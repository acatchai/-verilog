==> flow/design.v <==
module debounce2(clk,key,key_pulse);
	input clk; 
	input key; 
	output key_pulse; 
	reg key_rst; 
	reg key_rst_pre; 
	reg key_20ms;
	wire key_edge; 
	always @(posedge clk) begin
		  key_rst <= key; 
		  key_rst_pre <= key_rst;  
	end
	assign key_edge = key_rst & (~key_rst_pre);
	reg[14:0]cnt;
	always@(posedge clk)begin
		if(key_pulse)
			cnt = 15'b0;
		else if(cnt == 15'd19_999)
			cnt = 15'b0;
		else 
			cnt = cnt + 1;
	end
	always@(posedge clk)
		if(cnt <= 15'd19_999)
			key_20ms = 0;
		else if(cnt == 15'd19_999)begin
			key_20ms = key;
		end
	assign key_pulse = key_20ms & 1;
endmodule
== Step by step through the tools: debounce2 ==
What the tools print for debounce2, step after step.
Lines are those of the file above, counted from 1.
Library cell names are shortened.
A cell with -- has no value.
Set-up
  top: debounce2
  clock port: clk
  standard-cell library: sky130hd
  timing corner: tt_025C_1v80

== Elaborated design ==
Yosys after proc, flatten, opt, wreduce and memory -nomap, before mapping. Enables and synchronous resets that opt folds into registers are not counted as muxes. Memory bits, and registers merged into a memory's read port (data or address), are not among the register bits. Print and check cells are not counted. Equal cells are merged and count once.
Storage and ports
  register bits: 16
  bits of input ports: 2
  output and inout bits: 1
Operators by class
  $add $sub $neg: 1
  $lt $le $gt $ge: 1
  equality and inequality tests: 1
  reductions and logical operators: 1
Operator list (count)
  adder 15 x 1 -> 15 bit with constant B: 1
  less-or-equal comparator 15 bit with constant B: 1
  == test 15 bit with constant B: 1
  OR reduction 2 bit: 1

== Logic depth ==
Longest topological path by Yosys (ltp), each cell counted once; first at word level (registers and memories cut), then after technology mapping (sequential cells cut; the memories' decode and read muxes count).
Depth
  depth after elaboration: 2
  ABC_AREA: 1
  mapped depth: 8

== Mapped cells and area ==
Yosys stat after the flow's synthesis: flattened, memories mapped to cells. It holds for the ABC_AREA given above (unset counts as 0); a run with the other value may have another netlist.
The area totals of this step are shown rounded.
Mapped netlist
  standard cells after synthesis: 111
  synthesis area: 0.00081 mm^2
  area of sequential cells: 0.00032 mm^2
  flip-flops: 16
Cell types
  dfxtp_1: count 16, total area 320.307 um^2
  nand2_1: count 26, total area 97.594 um^2
  nor2_1: count 23, total area 86.333 um^2
  inv_1: count 9, total area 33.782 um^2
  a21oi_1: count 6, total area 30.029 um^2
  o21bai_1: count 4, total area 30.029 um^2
  xnor2_1: count 3, total area 26.275 um^2
  nand4_1: count 4, total area 25.024 um^2
  nand3_1: count 4, total area 20.019 um^2
  nand3_2: count 2, total area 20.019 um^2
  nand2_2: count 3, total area 18.768 um^2
  nor2_2: count 3, total area 18.768 um^2
  xor2_1: count 2, total area 17.517 um^2
  buf_8: count 1, total area 15.014 um^2
  ha_1: count 1, total area 12.512 um^2
  or2_2: count 2, total area 12.512 um^2
  nand2_4: count 1, total area 11.261 um^2
  nor2_4: count 1, total area 11.261 um^2

== Path before layout ==
Source: OpenSTA report_checks on the synthesized netlist (no wires, ideal clock, input and output delay 20% of the period each), path of least setup slack; recovery checks are left aside. Register names are those of the netlist, which keeps one name where synthesis merged equal registers.
Timing post-synthesis
  kind: reg2reg
  start: register cnt[0]
  end: register cnt[5]
  clock period: 1.97 ns
  library setup time: 0.115 ns
  launch time at the first pin: 0.000 ns
  arrival time: 1.097 ns
  data required time: 1.855 ns
  setup slack: 0.758 ns
  path delay: 1.212 ns
  driving pins on the path: 8
  path buffers: 1
  synthesis period reached: 1.212 ns
"path delay" is the arrival time less input delay plus setup time.
"driving pins on the path" counts driving pins, that of a launching flip-flop among them; a cell with two outputs on the path counts twice.
"synthesis period reached" is the clock period less the worst setup slack; recovery checks do not enter. This is arithmetic on one report: input and output delays are still those of the set period (20% each).
The rows between start and end are the longest chain of elaborated cells between them; the timing report does not say that the signal goes this way. Where chains are equally long, one stands for them.
Each line given opens the expression or statement behind the cell; cells for indexed reads and writes are added by Yosys, which also makes memories of some case tables.
At most two assigning lines are given for a register; there are more.
On the way, post-synthesis
  cells stage by stage: dfxtp_1 > ha_1 > nand3_2 > nor2_1 > nand2_2 > nand2_4 > buf_8 > nor2_1
  cells in the longest elaborated chain: 2
  elaborated cells between the ends (all ways): 3
  classes of those cells: add/sub: 1; eq/ne: 1; reduce/logical: 1
RTL lines, path post-synthesis
  start: declaration: RTL line 14  | reg[14:0]cnt;
  start: assignment: RTL line 17  | cnt = 15'b0;
  start: assignment: RTL line 21  | cnt = cnt + 1;
  == test 15 bit: RTL line 18  | else if(cnt == 15'd19_999)
  OR reduction 2 bit
  end: assignment: RTL line 17
  end: assignment: RTL line 21
  end: declaration: RTL line 14

==> results <==
Below are 2 stored runs of the flow (Yosys, OpenROAD; platform sky130hd) on debounce2, each with its settings, unordered. Constraints: input delay and output delay 20% of the set period each, output load 0.01 pF.

Stored run 1
==> flow/run.sh <==
#!/bin/bash
# the make line also repeats the synthesis and layout settings of config.mk as NAME=value (left out here)
make -C /OpenROAD-flow-scripts/flow DESIGN_CONFIG=/design/flow/config.mk WORK_HOME=/design/flow/orfs CLKGATE_MAP_FILE= finish
==> flow/config.mk <==
export PLATFORM = sky130hd
export DESIGN_NAME = debounce2
export DESIGN_NICKNAME = debounce2
export VERILOG_FILES = /design/flow/design.v
export SDC_FILE = /design/flow/constraint.sdc
export NUM_CORES = 4
export LEC_CHECK = 0
export ABC_AREA = 1
export CAP_MARGIN = 20
export CELL_PAD_IN_SITES_GLOBAL_PLACEMENT = 1
export CORE_ASPECT_RATIO = 0.84
export CORE_MARGIN = 7
export CORE_UTILIZATION = 67
export GPL_ROUTABILITY_DRIVEN = 0
export MAX_ROUTING_LAYER = met5
export SETUP_SLACK_MARGIN = 0.09
export SLEW_MARGIN = 20
==> flow/constraint.sdc <==
create_clock -name core_clock -period 1.09 [get_ports {clk}]
set_input_delay 0.2180 -clock core_clock [delete_from_list [all_inputs] [get_ports {clk}]]
set_output_delay 0.2180 -clock core_clock [all_outputs]
set_load 0.01 [all_outputs]

==> results of stored run 1 <==
did not finish, placement stopped with GPL-0301

Stored run 2
==> flow/run.sh <==
#!/bin/bash
# the make line also repeats the synthesis and layout settings of config.mk as NAME=value (left out here)
make -C /OpenROAD-flow-scripts/flow DESIGN_CONFIG=/design/flow/config.mk WORK_HOME=/design/flow/orfs CLKGATE_MAP_FILE= finish
==> flow/config.mk <==
export PLATFORM = sky130hd
export DESIGN_NAME = debounce2
export DESIGN_NICKNAME = debounce2
export VERILOG_FILES = /design/flow/design.v
export SDC_FILE = /design/flow/constraint.sdc
export NUM_CORES = 4
export LEC_CHECK = 0
export ABC_AREA = 0
export CAP_MARGIN = 40
export CELL_PAD_IN_SITES_DETAIL_PLACEMENT = 0
export CELL_PAD_IN_SITES_GLOBAL_PLACEMENT = 2
export CORE_MARGIN = 2
export CORE_UTILIZATION = 66
export CTS_CLUSTER_DIAMETER = 172
export CTS_CLUSTER_SIZE = 73
export GPL_ROUTABILITY_DRIVEN = 1
export GPL_TIMING_DRIVEN = 1
export PLACE_DENSITY_LB_ADDON = 0.29
export SETUP_SLACK_MARGIN = 0.2
export SLEW_MARGIN = 20
==> flow/constraint.sdc <==
create_clock -name core_clock -period 0.979 [get_ports {clk}]
set_input_delay 0.1958 -clock core_clock [delete_from_list [all_inputs] [get_ports {clk}]]
set_output_delay 0.1958 -clock core_clock [all_outputs]
set_load 0.01 [all_outputs]

==> results of stored run 2 <==
did not finish, placement stopped with FLW-0024
