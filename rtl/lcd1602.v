==> flow/design.v <==
module lcd1602(     
    Clk,
    Rst_n,
    line_rom1,
    line_rom2,
    RS,  
    RW,  
    EN,  
    DB   
);
input Clk;
input Rst_n;
input [127 : 0]line_rom1;  
input [127 : 0]line_rom2;  
output reg RS;
output RW;
output EN;
output reg [7 : 0]DB;
wire done;  
wire write_flg;
reg [19 : 0]count;
localparam delay_20ms = 20'd20_000;
always@(posedge Clk or negedge Rst_n)
if(!Rst_n)
    count <= 20'd0;
else if(count < delay_20ms - 1'b1)
    count <= count + 1'b1;
else 
    count <= count;
assign done = (count == delay_20ms - 1'b1);
reg [16 : 0]count2;  
localparam delay_2ms = 17'd100_000;
always@(posedge Clk or negedge Rst_n)
if(!Rst_n)  
    count2 <= 17'd0;
else if(done) begin
    if(count2 < delay_2ms - 1'b1)
        count2 <= count2 + 1'b1;
    else 
        count2 <= 17'd0;
end 
else 
    count2 <= 17'd0;
assign RW = 1'b0;  
assign EN = (count2 >= delay_2ms / 2) ? 1'b0 : 1'b1; 
assign write_flg = (count2 == delay_2ms - 1'b1) ? 1'b1 : 1'b0;
localparam IDLE = 8'h00;
localparam DISP_SET = 8'h01;  
localparam DISP_OFF = 8'h03;  
localparam CLR_SCR = 8'h02;  
localparam CURSOR_SET1 = 8'h06;  
localparam CURSOR_SET2 = 8'h07;  
localparam ROW1_ADDR = 8'h05;
localparam ROW1_0 = 8'h04;
localparam ROW1_1 = 8'h0C;
localparam ROW1_2 = 8'h0D;
localparam ROW1_3 = 8'h0F;
localparam ROW1_4 = 8'h0E;
localparam ROW1_5 = 8'h0A;
localparam ROW1_6 = 8'h0B;
localparam ROW1_7 = 8'h09;
localparam ROW1_8 = 8'h08;
localparam ROW1_9 = 8'h18;
localparam ROW1_A = 8'h19;
localparam ROW1_B = 8'h1B;
localparam ROW1_C = 8'h1A;
localparam ROW1_D = 8'h1E;
localparam ROW1_E = 8'h1F;
localparam ROW1_F = 8'h1D;
localparam ROW2_ADDR = 8'h1C;
localparam ROW2_0 = 8'h14;
localparam ROW2_1 = 8'h15;
localparam ROW2_2 = 8'h17;
localparam ROW2_3 = 8'h16;
localparam ROW2_4 = 8'h12;
localparam ROW2_5 = 8'h13;
localparam ROW2_6 = 8'h11;
localparam ROW2_7 = 8'h10;
localparam ROW2_8 = 8'h30;
localparam ROW2_9 = 8'h31;
localparam ROW2_A = 8'h33;
localparam ROW2_B = 8'h32;
localparam ROW2_C = 8'h36;
localparam ROW2_D = 8'h37;
localparam ROW2_E = 8'h35;
localparam ROW2_F = 8'h34;
reg [7 : 0]current_state, next_state;
always@(posedge Clk or negedge Rst_n)
if(!Rst_n)
    current_state <= IDLE;
else if(write_flg)
    current_state <= next_state;
else 
    current_state <= current_state;
always@(*) begin 
case(current_state)
    IDLE : next_state = DISP_SET;
    DISP_SET : next_state = DISP_OFF;
    DISP_OFF : next_state = CLR_SCR;
    CLR_SCR : next_state = CURSOR_SET1;
    CURSOR_SET1 : next_state = CURSOR_SET2;
    CURSOR_SET2 : next_state = ROW1_ADDR;
    ROW1_ADDR : next_state = ROW1_0;
    ROW1_0 : next_state = ROW1_1;
    ROW1_1 : next_state = ROW1_2;
    ROW1_2 : next_state = ROW1_3;
    ROW1_3 : next_state = ROW1_4;
    ROW1_4 : next_state = ROW1_5;
    ROW1_5 : next_state = ROW1_6;
    ROW1_6 : next_state = ROW1_7;
    ROW1_7 : next_state = ROW1_8;
    ROW1_8 : next_state = ROW1_9;
    ROW1_9 : next_state = ROW1_A;
    ROW1_A : next_state = ROW1_B;
    ROW1_B : next_state = ROW1_C;
    ROW1_C : next_state = ROW1_D;
    ROW1_D : next_state = ROW1_E;
    ROW1_E : next_state = ROW1_F;
    ROW1_F : next_state = ROW2_ADDR;
    ROW2_ADDR : next_state = ROW2_0;
    ROW2_0 : next_state = ROW2_1;
    ROW2_1 : next_state = ROW2_2;
    ROW2_2 : next_state = ROW2_3;
    ROW2_3 : next_state = ROW2_4;
    ROW2_4 : next_state = ROW2_5;
    ROW2_5 : next_state = ROW2_6;
    ROW2_6 : next_state = ROW2_7;
    ROW2_7 : next_state = ROW2_8;
    ROW2_8 : next_state = ROW2_9;
    ROW2_9 : next_state = ROW2_A;
    ROW2_A : next_state = ROW2_B;
    ROW2_B : next_state = ROW2_C;
    ROW2_C : next_state = ROW2_D;
    ROW2_D : next_state = ROW2_E;
    ROW2_E : next_state = ROW2_F;
    ROW2_F : next_state = ROW1_ADDR;
    default : next_state = IDLE;
endcase 
end 
always@(posedge Clk or negedge Rst_n)
if(!Rst_n)
    RS <= 1'b0;
else if(write_flg)begin
    if(next_state == IDLE || next_state == DISP_SET ||
       next_state ==DISP_OFF || next_state == CLR_SCR ||
       next_state ==CURSOR_SET1 || next_state == CURSOR_SET2 ||
       next_state == ROW1_ADDR ||next_state == ROW2_ADDR)
        RS <= 1'b0; 
    else 
        RS <= 1'b1; 
end 
else 
    RS <= RS;
always@(posedge Clk or negedge Rst_n)
if(!Rst_n)
    DB <= 8'h00;
else if(write_flg)
    case(next_state)
    IDLE : DB <= 8'hxx;
    DISP_SET : DB <= 8'h38;  
    DISP_OFF : DB <= 8'h08;  
    CLR_SCR : DB <= 8'h01;  
    CURSOR_SET1 : DB <= 8'h06;  
    CURSOR_SET2 : DB <= 8'h0c;  
    ROW1_ADDR : DB <= 8'h80;
    ROW1_0 : DB <= line_rom1[127 : 120];
    ROW1_1 : DB <= line_rom1[119 : 112];
    ROW1_2 : DB <= line_rom1[111 : 104];
    ROW1_3 : DB <= line_rom1[103 : 96];
    ROW1_4 : DB <= line_rom1[95 : 88];
    ROW1_5 : DB <= line_rom1[87 : 80];
    ROW1_6 : DB <= line_rom1[79 : 72];
    ROW1_7 : DB <= line_rom1[71 : 64];
    ROW1_8 : DB <= line_rom1[63 : 56];
    ROW1_9 : DB <= line_rom1[55 : 48];
    ROW1_A : DB <= line_rom1[47 : 40];
    ROW1_B : DB <= line_rom1[39 : 32];
    ROW1_C : DB <= line_rom1[31 : 24];
    ROW1_D : DB <= line_rom1[23 : 16];
    ROW1_E : DB <= line_rom1[15 : 8];
    ROW1_F : DB <= line_rom1[7 : 0];
    ROW2_ADDR : DB <= 8'hC0;
    ROW2_0 : DB <= line_rom2[127 : 120];
    ROW2_1 : DB <= line_rom2[119 : 112];
    ROW2_2 : DB <= line_rom2[111 : 104];
    ROW2_3 : DB <= line_rom2[103 : 96];
    ROW2_4 : DB <= line_rom2[95 : 88];
    ROW2_5 : DB <= line_rom2[87 : 80];
    ROW2_6 : DB <= line_rom2[79 : 72];
    ROW2_7 : DB <= line_rom2[71 : 64];
    ROW2_8 : DB <= line_rom2[63 : 56];
    ROW2_9 : DB <= line_rom2[55 : 48];
    ROW2_A : DB <= line_rom2[47 : 40];
    ROW2_B : DB <= line_rom2[39 : 32];
    ROW2_C : DB <= line_rom2[31 : 24];
    ROW2_D : DB <= line_rom2[23 : 16];
    ROW2_E : DB <= line_rom2[15 : 8];
    ROW2_F : DB <= line_rom2[7 : 0];
    endcase 
else 
    DB <= DB;
endmodule 
== Reports on lcd1602 ==
What the tools print for lcd1602, step after step.
Lines are those of the file above, counted from 1.
Cell names lack the library's common part.
A cell with -- has no value.
Design
  top: lcd1602
  clock port: Clk
  library: sky130hd
  corner: tt_025C_1v80

== After elaboration ==
Source: Yosys, flattened and elaborated, memories not mapped. Widths are those after wreduce. Registers that Yosys merges into a memory's read port (data or address) are not register bits. Print and check cells do not count. Equal cells are merged and count once.
Memory sizes are those after Yosys's memory passes, which may raise the word count (mostly to a power of two), join words into wider ones and drop unused or constant bits.
Operators by class
  add/subtract/negate cells: 2
  order comparisons: 3
  equality and inequality tests: 41
  mux-type cells: 7
  reduce/logical cells: 11
Operators by type and width (count)
  8-bit parallel mux with 39-bit select: 1
  8-bit by 5-bit == test with 1-bit output (second input constant): 16
  8-bit by 4-bit == test with 1-bit output (second input constant): 8
  8-bit by 6-bit == test with 1-bit output (second input constant): 8
  40-bit nonzero test: 1
  17-bit 2-to-1 mux: 2
  8-bit by 3-bit == test with 1-bit output (second input constant): 4
  20-bit by 1-bit adder with 20-bit output (second input constant): 1
  20-bit by 15-bit less-than comparator with 1-bit output (second input constant): 1
  20-bit by 15-bit == test with 1-bit output (second input constant): 1
  17-bit by 1-bit adder with 17-bit output (second input constant): 1
  17-bit by 16-bit >= comparator with 1-bit output (second input constant): 1
  17-bit less-than comparator (second input constant): 1
  17-bit == test (second input constant): 1
  8-bit by 2-bit == test with 1-bit output (second input constant): 2
  8-bit by 1-bit == test with 1-bit output (second input constant): 1
  8-bit zero test: 1
  8-bit 2-to-1 mux: 1
  1-bit logical OR: 7
  1-bit 2-to-1 mux: 3
  2-bit zero test: 1
  2-bit AND reduction: 1
Word-level totals
  bits in registers: 54
  memory bits (read-only): 384
  memories: 1
  output and inout port bits: 11
Memory list
  (name not given): depth 64, width 6, read ports 1, write ports 0, RTL line 96  | case(current_state)

== Logic depth ==
Longest topological path by Yosys (ltp), each cell counted once; first at word level (registers and memories cut), then after technology mapping (sequential cells cut; the memories' decode and read muxes count).
Depth
  depth after elaboration: 11
  ABC_AREA: 0
  mapped depth: 10

== After synthesis ==
Source: synth_stat.txt of the flow (Yosys; design flattened, memories mapped). It holds for the ABC_AREA given above (unset counts as 0); a run with the other value may have another netlist.
Mapped netlist
  cell count: 580
  chip area (Yosys): 0.0046933 mm2
  sequential area: 0.0013012 mm2
  flip-flops: 52
  buffer cells: 55
Cells by type (count)
  dfrtp_1: 52
  a32oi_1: 37
  a22oi_1: 29
  nand3_1: 42
  xnor2_1: 20
  nor2_1: 44
  mux2i_1: 15
  nand2_1: 39
  nand4_1: 23
  clkbuf_1: 37
  and3_1: 18
  a21oi_1: 18
  o21ai_0: 18
  nor4_1: 14
  xor2_1: 10
  and2_1: 13
  and4_1: 6
  buf_2: 10
Other cell types: 51; their cells: 135.

== Worst setup path after synthesis ==
OpenSTA on the mapped netlist: ideal clock, no wires. The path of least setup slack (recovery checks aside). Input and output delay are each 20% of the period. Register names are those of the netlist, which keeps one name where synthesis merged equal registers.
Timing after synthesis
  path kind: reg-to-reg
  start point: register count2[13]
  end point: register DB[4]
  clock period: 2.48 ns
  library setup time: 0.126 ns
  time at the first pin: 0.000 ns
  arrival time: 2.069 ns
  data required time: 2.354 ns
  path slack: 0.285 ns
  path delay: 2.195 ns
  stages: 6
  path buffers: 1
  period reached after synthesis: 2.195 ns
"path delay" = arrival - input delay + setup time.
"stages": output pins that drive a net of the path, with the launching flip-flop's if there is one; two outputs of one cell count as two.
"period reached after synthesis" = period - worst setup slack (recovery checks aside). The figure is calculated, with input and output delays left at 20% of the set period.
Between the ends stands the longest chain of elaborated cells between them, by number of cells; it is not shown to be the way that was timed. Of several equally long chains one is given.
Each line given opens the expression or statement behind the cell; cells for indexed reads and writes are added by Yosys, which also makes memories of some case tables.
A register here has more assigning lines than the two given.
Between the ends, after synthesis
  cells stage by stage: dfrtp_1 or4_4 or4_1 buf_2 nand2b_4 o32a_1
  cells in the longest elaborated chain: 3
Ends and longest elaborated chain, after synthesis
  from (decl): RTL line 31  | reg [16 : 0]count2;
  from (assign): RTL line 35  | count2 <= 17'd0;
  from (assign): RTL line 38  | count2 <= count2 + 1'b1;
  17-bit == test: RTL line 46  | assign write_flg = (count2 == delay_2ms - 1'b1) ? 1'b1 : 1'b0;
  1-bit 2-to-1 mux: RTL line 46
  2-bit AND reduction
  to (assign): RTL line 166  | ROW1_0 : DB <= line_rom1[127 : 120];
  to (assign): RTL line 167  | ROW1_1 : DB <= line_rom1[119 : 112];
  to (decl): RTL line 18  | output reg [7 : 0]DB;

== Timing after layout ==
Path of least setup slack in the final report of run A (OpenROAD, finished layout, wires in). Where an end is a register, its clock arrival counts in the times.
Timing after layout
  path kind: reg-to-reg
  start point: register current_state[2]
  end point: register DB[6]
  clock period: 4.29 ns
  library setup time: 0.15 ns
  time at the first pin: 0.29 ns
  arrival time: 3.61 ns
  data required time: 4.43 ns
  path slack: 0.83 ns
  stages: 10
  path buffers: 3
Between the ends stands the longest chain of elaborated cells between them, by number of cells; it is not shown to be the way that was timed. Of several equally long chains one is given.
The chain passes a memory read, where the word-level depth is cut; so it can be longer than that depth.
A register here has more assigning lines than the two given.
Between the ends, after layout
  cells stage by stage: dfrtp_1 buf_2 buf_2 and4bb_2 clkbuf_1 and3_1 a2111oi_0 nand3_1 nor4_1 o21ai_0
  cells in the longest elaborated chain: 5
Ends and longest elaborated chain, after layout
  from (decl): RTL line 87  | reg [7 : 0]current_state, next_state;
  from (assign): RTL line 92  | current_state <= next_state;
  from (assign): RTL line 94  | current_state <= current_state;
  memory read 64 x 6 bit: RTL line 96  | case(current_state)
  8-bit 2-to-1 mux: RTL line 96
  8-bit by 6-bit == test with 1-bit output: RTL line 158  | case(next_state)
  40-bit nonzero test
  2-bit AND reduction
  to (assign): RTL line 166  | ROW1_0 : DB <= line_rom1[127 : 120];
  to (assign): RTL line 167  | ROW1_1 : DB <= line_rom1[119 : 112];
  to (decl): RTL line 18  | output reg [7 : 0]DB;

## Implementation results

Below are 2 stored runs of the flow (Yosys, OpenROAD; platform sky130hd) on lcd1602, each with its settings and what was measured, unordered. Constraints: input delay and output delay 20% of the set period each, output load 0.01 pF.
"achieved clock period" means the clock period less the worst setup slack. The figure is calculated, with input and output delays left at 20% of the set period.
"worst setup path time" is the time allowed to the run's worst setup path (the clock period less input and output delay, where it has them) less its slack. Clock arrival times count: a late capture clock shortens it, a late launch clock lengthens it.
[run A] settings: period_ns=4.29, CORE_UTILIZATION=32, SETUP_SLACK_MARGIN=-0.17, CORE_ASPECT_RATIO=0.53, TNS_END_PERCENT=90, GPL_TIMING_DRIVEN=0, GPL_ROUTABILITY_DRIVEN=0, CTS_CLUSTER_DIAMETER=253, MAX_ROUTING_LAYER=met4, CAP_MARGIN=20, CORE_MARGIN=2, SLEW_MARGIN=20
[run A] result: chip area after synthesis (Yosys) 0.0046933 mm2, die area 0.0157003 mm2, standard-cell area of the final layout 0.0077962 mm2, worst setup slack after layout 0.827 ns, achieved clock period 3.463 ns, worst setup path time 3.46 ns, worst setup path kind reg-to-reg
[run B] settings: period_ns=3.07, CORE_UTILIZATION=26, SETUP_SLACK_MARGIN=-0.23, HOLD_SLACK_MARGIN=0.3, CELL_PAD_IN_SITES_GLOBAL_PLACEMENT=0, TNS_END_PERCENT=10, ABC_AREA=1, GPL_TIMING_DRIVEN=0, GPL_ROUTABILITY_DRIVEN=1, CTS_CLUSTER_SIZE=26, MIN_ROUTING_LAYER=met1, CAP_MARGIN=20, CORE_MARGIN=2, SLEW_MARGIN=20
[run B] result: chip area after synthesis (Yosys) 0.0051249 mm2, die area 0.0208499 mm2, standard-cell area of the final layout 0.0082892 mm2, worst setup slack after layout 0.181 ns, achieved clock period 2.889 ns, worst setup path time 2.89 ns, worst setup path kind reg-to-reg
